==> flow/design.v <==
module S_DES(clk, reset, plaintext, key, S0, S1, ciphertext, decryptedtext);
input clk, reset;
input [7:0] plaintext;                                                   
input [9:0] key;                                                         
input [31:0] S0, S1;                                                     
output [7:0] ciphertext, decryptedtext;                                  
wire [7:0] ct, dt;
reg [7:0] reg_plaintext, reg_ciphertext, reg_decryptedtext;
S_DES_encryption SDESen(reg_plaintext[7:0], key[9:0], S0[31:0], S1[31:0], ct[7:0]);
S_DES_decryption SDESde(ct[7:0], key[9:0], S0[31:0], S1[31:0], dt[7:0]); 
always @(posedge clk or negedge reset)
begin
	if(~reset)
	begin
		reg_plaintext <= 8'b0;
		reg_ciphertext <= 8'b0;
		reg_decryptedtext <= 8'b0;
	end	
	else
	begin
		reg_plaintext <= plaintext;
		reg_ciphertext <= ct;
		reg_decryptedtext <= dt;
	end 
end
assign ciphertext[7:0] = reg_ciphertext[7:0]; 
assign decryptedtext[7:0] = reg_decryptedtext[7:0];
endmodule
module S_DES_Fk(IP, key, S0, S1, res);
input [7:0] IP, key;
input [31:0] S0,S1;
output [7:0] res;
wire [4:0] index0, index1;
assign index0[4:0] = {IP[0] ^ key[7], IP[1] ^ key[4], IP[3] ^ key[6], IP[2] ^ key[5], 1'b0}; 
assign index1[4:0] = {IP[2] ^ key[3], IP[3] ^ key[0], IP[1] ^ key[2], IP[0] ^ key[1], 1'b0}; 
assign res[7:4] = {IP[7] ^ S0[index0], IP[6] ^ S1[index1], IP[5] ^ S1[index1+1], IP[4] ^ S0[index0+1]}; 
assign res[3:0] = IP[3:0] ;
endmodule
module S_DES_decryption(plaintext, key, S0, S1, decryptedtext);
input [7:0] plaintext;                                                   
input [9:0] key;                                                         
input [31:0] S0, S1;                                                     
output [7:0] decryptedtext;                                                 
wire [7:0] IP, IP_1, K1, K2;                                             
wire [7:0] res1,sw,res2;
assign K1 = {key[1],key[3],key[9],key[6],key[2],key[7],key[0],key[4]};   
assign K2 = {key[2],key[7],key[4],key[5],key[0],key[2],key[9],key[1]};   
assign IP[7:4] = {plaintext[6],plaintext[2],plaintext[5],plaintext[7]};  
assign IP[3:0] = {plaintext[4],plaintext[0],plaintext[3],plaintext[1]};  
S_DES_Fk f1(IP[7:0], K2[7:0], S0[31:0], S1[31:0], res1[7:0]);            
assign sw[7:4] = res1[3:0];                                              
assign sw[3:0] = res1[7:4];                                              
S_DES_Fk f2(sw[7:0], K1[7:0], S0[31:0], S1[31:0], res2[7:0]);            
assign IP_1[7:4] = {res2[4], res2[7], res2[5], res2[3]};                 
assign IP_1[3:0] = {res2[1], res2[6], res2[0], res2[2]};                 
assign decryptedtext[7:0] = IP_1[7:0];
endmodule
module S_DES_encryption(plaintext, key, S0, S1, ciphertext);
input [7:0] plaintext;                                                   
input [9:0] key;                                                         
input [31:0] S0, S1;                                                     
output [7:0] ciphertext;                                                 
wire [7:0] IP, IP_1, K1, K2;                                             
wire [7:0] res1,sw,res2;
assign K1 = {key[1],key[3],key[9],key[6],key[2],key[7],key[0],key[4]};   
assign K2 = {key[2],key[7],key[4],key[5],key[0],key[2],key[9],key[1]};   
assign IP[7:4] = {plaintext[6],plaintext[2],plaintext[5],plaintext[7]};  
assign IP[3:0] = {plaintext[4],plaintext[0],plaintext[3],plaintext[1]};  
S_DES_Fk f1(IP[7:0], K1[7:0], S0[31:0], S1[31:0], res1[7:0]);            
assign sw[7:4] = res1[3:0];                                              
assign sw[3:0] = res1[7:4];                                              
S_DES_Fk f2(sw[7:0], K2[7:0], S0[31:0], S1[31:0], res2[7:0]);            
assign IP_1[7:4] = {res2[4], res2[7], res2[5], res2[3]};                 
assign IP_1[3:0] = {res2[1], res2[6], res2[0], res2[2]};                 
assign ciphertext[7:0] = IP_1[7:0];
endmodule
# ---- Step by step through the tools: S_DES
# The steps from the RTL of S_DES to its reports follow in flow order.
# Line numbers count from 1 in the design file above.
# Operators carry their Yosys type and port widths (W data, S select, Z words).
# Library cell names are shortened.
# A cell with -- has no value.
dict set report design {
  top {S_DES}
  clock_port {clk}
  library {sky130hd}
  corner {tt_025C_1v80}
}

# ---- Word level
# Counts by Yosys on the flattened word-level netlist (proc, flatten, opt, wreduce; memories kept). Register bits leave out memories and registers merged into their read ports (data or address); mux counts leave out enables and synchronous resets folded into registers. Print and check cells are left out. Cells with the same type and inputs are merged into one.
dict set report bits {
  register_bits 24
  latch_bits 0
  ram_bits 0
  romBits 0
  clocked_rd_ports_x_width 0
  memories 0
  output_inout_bits 16
  word_cells 61
}
dict set report op_classes {
  add_sub_neg 6
  n_mul 0
  div 0
  cmp 0
  eq_ne 0
  n_shift 12
  mux 0
  logic 40
  n_reduce_logical 0
}
# cell count
set ops {}
lappend ops {{$shiftx A32 B5 Y1} 6}
lappend ops {{$shiftx A32 B7 Y1} 5}
lappend ops {{$xor A1 B1 Y1} 40}
lappend ops {{$add A5 B1 Y6 const B} 6}
lappend ops {{$shiftx A32 B32 Y1} 1}

# ---- Logic depth
# Longest topological path by Yosys (ltp), each cell counted once; first at word level (registers and memories cut), then after technology mapping (sequential cells cut; the memories' decode and read muxes count).
dict set report depth {
  word_depth 13
  abc_area 0
  ltp_mapped 13
  ltp_nobuf 10
}

# ---- Mapped cells and area
# Source: synth_stat.txt of the flow (Yosys; design flattened, memories mapped). It holds for the ABC_AREA given above (unset counts as 0); a run with the other value may have another netlist.
# Totals and module areas in this step are rounded.
dict set report mapped {
  mapped_cells 238
  synth_area_um2 2571
  seqArea_um2 600.6
  flip_flops 24
  n_buf 15
}
# cell_type count
set types {}
lappend types {dfrtp_1 24}
lappend types {mux2i_1 42}
lappend types {mux4_1 8}
lappend types {mux4_2 4}
lappend types {xor2_1 9}
lappend types {xnor3_1 3}
lappend types {mux2_2 5}
lappend types {xnor2_1 6}
lappend types {nand2_1 13}
lappend types {xor2_2 3}
lappend types {a211oi_1 6}
lappend types {o211a_1 4}
lappend types {nor2_1 10}
lappend types {a221oi_1 4}
lappend types {xnor2_2 2}
lappend types {and2_1 5}
lappend types {nand2b_1 5}
lappend types {clkbuf_1 8}
# Other cell types: 41; their cells: 77.
# The figures by module come from a second, unflattened synthesis with its own total; it is not the netlist above.
dict set report hier_totals {
  hier_cells 280
  area_unflattened_um2 3558
}
# Rows give one instance, submodules left out.
# module n_inst n_cells area_um2
set by_module {}
lappend by_module {S_DES_Fk 4 64 739.5}
lappend by_module {S_DES 1 24 600.6}
lappend by_module {S_DES_decryption 1 0 0.0}
lappend by_module {S_DES_encryption 1 0 0.0}

# ---- Path before layout
# OpenSTA on the mapped netlist: ideal clock, no wires. The path of least setup slack (recovery checks aside). Input and output delay are each 20% of the period. Register names are those of the netlist, which keeps one name where synthesis merged equal registers.
dict set report synth_timing {
  path_type {input to register}
  from {input key[0]}
  to {register reg_ciphertext[7]}
  period_ns 7.14
  input_delay_ns 1.428
  arrival_time_ns 3.964
  path_slack_ns 3.048
  delay_ns 2.664
  path_stages 10
  path_buffers 0
  synth_period_reached_ns 4.092
}
# "delay_ns" is the arrival time less input delay plus setup time.
# "path_stages" counts driving pins, that of a launching flip-flop among them; a cell with two outputs on the path counts twice.
# "synth_period_reached_ns" = period - worst setup slack (recovery checks aside). The figure is calculated, with input and output delays left at 20% of the set period.
# Between the ends stands the longest chain of elaborated cells between them, by number of cells; it is not shown to be the way that was timed. Of several equally long chains one is given.
# Each line given opens the expression or statement behind the cell; cells for indexed reads and writes are added by Yosys, which also makes memories of some case tables.
dict set report synth_between {
  path_cell_list {xor2_4 -> mux4_1 -> mux2i_2 -> mux2i_1 -> nand3_2 -> mux2_2 -> and3_1 -> nor4_1 -> mux2i_1 -> xor2_1}
  elab_chain_cells 8
  cone_cells 11
  classes_between {2 x add/sub; 3 x shift; 6 x logic}
}
# element line
set synth_lines {}
lappend synth_lines {{from (decl)} 4} ;# input [9:0] key;
lappend synth_lines {{$xor A1 B1 Y1} 35} ;# assign index1[4:0] = {IP[2] ^ key[3], IP[3] ^ key[0], IP[1] ^ key[2], IP[0] ^ key[1], 1'b0};
lappend synth_lines {{$add A5 B1 Y6} 36} ;# assign res[7:4] = {IP[7] ^ S0[index0], IP[6] ^ S1[index1], IP[5] ^ S1[index1+1], IP[4] ^ S0[index0+1]};
lappend synth_lines {{$shiftx A32 B7 Y1} 36}
lappend synth_lines {{$xor A1 B1 Y1} 36}
lappend synth_lines {{$xor A1 B1 Y1} 34} ;# assign index0[4:0] = {IP[0] ^ key[7], IP[1] ^ key[4], IP[3] ^ key[6], IP[2] ^ key[5], 1'b0};
lappend synth_lines {{$add A5 B1 Y6} 36}
lappend synth_lines {{$shiftx A32 B32 Y1} 36}
lappend synth_lines {{$xor A1 B1 Y1} 36}
lappend synth_lines {{to (assign)} 16} ;# reg_ciphertext <= 8'b0;
lappend synth_lines {{to (assign)} 22} ;# reg_ciphertext <= ct;
lappend synth_lines {{to (decl)} 8} ;# reg [7:0] reg_plaintext, reg_ciphertext, reg_decryptedtext;

# ---- Worst path after layout
# Path of least setup slack in the final report of flow run 1 (OpenROAD, finished layout, wires in). Where an end is a register, its clock arrival counts in the times.
dict set report layout_timing {
  path_type {input to register}
  from {input key[0]}
  to {register reg_ciphertext[7]}
  period_ns 5.35
  input_delay_ns 1.07
  arrival_time_ns 4.77
  path_slack_ns 0.72
  path_stages 12
  path_buffers 2
}
# Between the ends stands the longest chain of elaborated cells between them, by number of cells; it is not shown to be the way that was timed. Of several equally long chains one is given.
dict set report layout_between {
  path_cell_list {clkdlybuf4s50_1 -> xor2_4 -> mux4_1 -> mux2i_2 -> mux2i_1 -> nand3_2 -> buf_4 -> mux2i_1 -> nor3_1 -> nor4_1 -> mux2i_1 -> xor2_1}
  elab_chain_cells 8
  cone_cells 11
  classes_between {2 x add/sub; 3 x shift; 6 x logic}
}
# element line
set layout_lines {}
lappend layout_lines {{from (decl)} 4} ;# input [9:0] key;
lappend layout_lines {{$xor A1 B1 Y1} 35} ;# assign index1[4:0] = {IP[2] ^ key[3], IP[3] ^ key[0], IP[1] ^ key[2], IP[0] ^ key[1], 1'b0};
lappend layout_lines {{$add A5 B1 Y6} 36} ;# assign res[7:4] = {IP[7] ^ S0[index0], IP[6] ^ S1[index1], IP[5] ^ S1[index1+1], IP[4] ^ S0[index0+1]};
lappend layout_lines {{$shiftx A32 B7 Y1} 36}
lappend layout_lines {{$xor A1 B1 Y1} 36}
lappend layout_lines {{$xor A1 B1 Y1} 34} ;# assign index0[4:0] = {IP[0] ^ key[7], IP[1] ^ key[4], IP[3] ^ key[6], IP[2] ^ key[5], 1'b0};
lappend layout_lines {{$add A5 B1 Y6} 36}
lappend layout_lines {{$shiftx A32 B32 Y1} 36}
lappend layout_lines {{$xor A1 B1 Y1} 36}
lappend layout_lines {{to (assign)} 16} ;# reg_ciphertext <= 8'b0;
lappend layout_lines {{to (assign)} 22} ;# reg_ciphertext <= ct;
lappend layout_lines {{to (decl)} 8} ;# reg [7:0] reg_plaintext, reg_ciphertext, reg_decryptedtext;

Top module S_DES; platform sky130hd; tools Yosys and OpenROAD; 2 stored runs in no particular order. Input and output delays are each 20% of the period that was set; the output load is 0.01 pF.
"achieved_clock_period_ns" = clock period - worst setup slack. The figure is calculated, with input and output delays left at 20% of the set period.
By "worstPathTime_ns" is meant the share of the clock period that the worst setup path is allowed (20% is reserved at inputs, 20% at outputs), minus its slack. Clock arrival times at its registers enter into it.
"final_power_uw" is the tool's figure for a default switching activity; nothing was simulated.
The results are shown rounded.

[flow] flow run 1: files
==> flow/run.sh <==
#!/bin/bash
# the make line also repeats the synthesis and layout settings of config.mk as NAME=value (left out here)
make -C /OpenROAD-flow-scripts/flow DESIGN_CONFIG=/design/flow/config.mk WORK_HOME=/design/flow/orfs CLKGATE_MAP_FILE= finish
==> flow/config.mk <==
export PLATFORM = sky130hd
export DESIGN_NAME = S_DES
export DESIGN_NICKNAME = S_DES
export VERILOG_FILES = /design/flow/design.v
export SDC_FILE = /design/flow/constraint.sdc
export NUM_CORES = 4
export LEC_CHECK = 0
export ABC_AREA = 0
export CAP_MARGIN = 20
export CELL_PAD_IN_SITES_DETAIL_PLACEMENT = 0
export CORE_MARGIN = 10
export CORE_UTILIZATION = 36
export CTS_CLUSTER_DIAMETER = 157
export MAX_ROUTING_LAYER = met4
export PLACE_DENSITY_LB_ADDON = 0.29
export SLEW_MARGIN = 20
==> flow/constraint.sdc <==
create_clock -name core_clock -period 5.35 [get_ports {clk}]
set_input_delay 1.0700 -clock core_clock [delete_from_list [all_inputs] [get_ports {clk}]]
set_output_delay 1.0700 -clock core_clock [all_outputs]
set_load 0.01 [all_outputs]

[flow] flow run 1: metrics
[metrics] worstPathTime_ns = 3.56
[metrics] worst_setup_path_type = input to register
[metrics] finish.utilization_frac = 0.536
[metrics] synth_chip_area_um2 = 2571
[metrics] layout_stdcell_area_um2 = 3685
[metrics] setup_ws_ns = 0.719
[metrics] final_setup_tns_ns = 0.000
[metrics] fin_hold_ws_ns = 0.493
[metrics] final_power_uw = 948.4
[metrics] achieved_clock_period_ns = 4.631
[metrics] die_area_um2 = 10920

[flow] flow run 2: files
==> flow/run.sh <==
#!/bin/bash
# the make line also repeats the synthesis and layout settings of config.mk as NAME=value (left out here)
make -C /OpenROAD-flow-scripts/flow DESIGN_CONFIG=/design/flow/config.mk WORK_HOME=/design/flow/orfs CLKGATE_MAP_FILE= finish
==> flow/config.mk <==
export PLATFORM = sky130hd
export DESIGN_NAME = S_DES
export DESIGN_NICKNAME = S_DES
export VERILOG_FILES = /design/flow/design.v
export SDC_FILE = /design/flow/constraint.sdc
export NUM_CORES = 4
export LEC_CHECK = 0
export ABC_AREA = 0
export CAP_MARGIN = 0
export CORE_MARGIN = 4
export CORE_UTILIZATION = 21
export CTS_CLUSTER_DIAMETER = 110
export GPL_ROUTABILITY_DRIVEN = 0
export MAX_ROUTING_LAYER = met5
export PLACE_DENSITY = 0.45
export SLEW_MARGIN = 20
export TNS_END_PERCENT = 45
==> flow/constraint.sdc <==
create_clock -name core_clock -period 4.72 [get_ports {clk}]
set_input_delay 0.9440 -clock core_clock [delete_from_list [all_inputs] [get_ports {clk}]]
set_output_delay 0.9440 -clock core_clock [all_outputs]
set_load 0.01 [all_outputs]

[flow] flow run 2: metrics
[metrics] worstPathTime_ns = 3.43
[metrics] worst_setup_path_type = input to register
[metrics] finish.utilization_frac = 0.319
[metrics] setup_ws_ns = 0.342
[metrics] synth_chip_area_um2 = 2571
[metrics] fin_hold_ws_ns = 0.475
[metrics] final_setup_tns_ns = 0.000
[metrics] achieved_clock_period_ns = 4.378
[metrics] final_power_uw = 1168
[metrics] layout_stdcell_area_um2 = 3827
[metrics] die_area_um2 = 14080
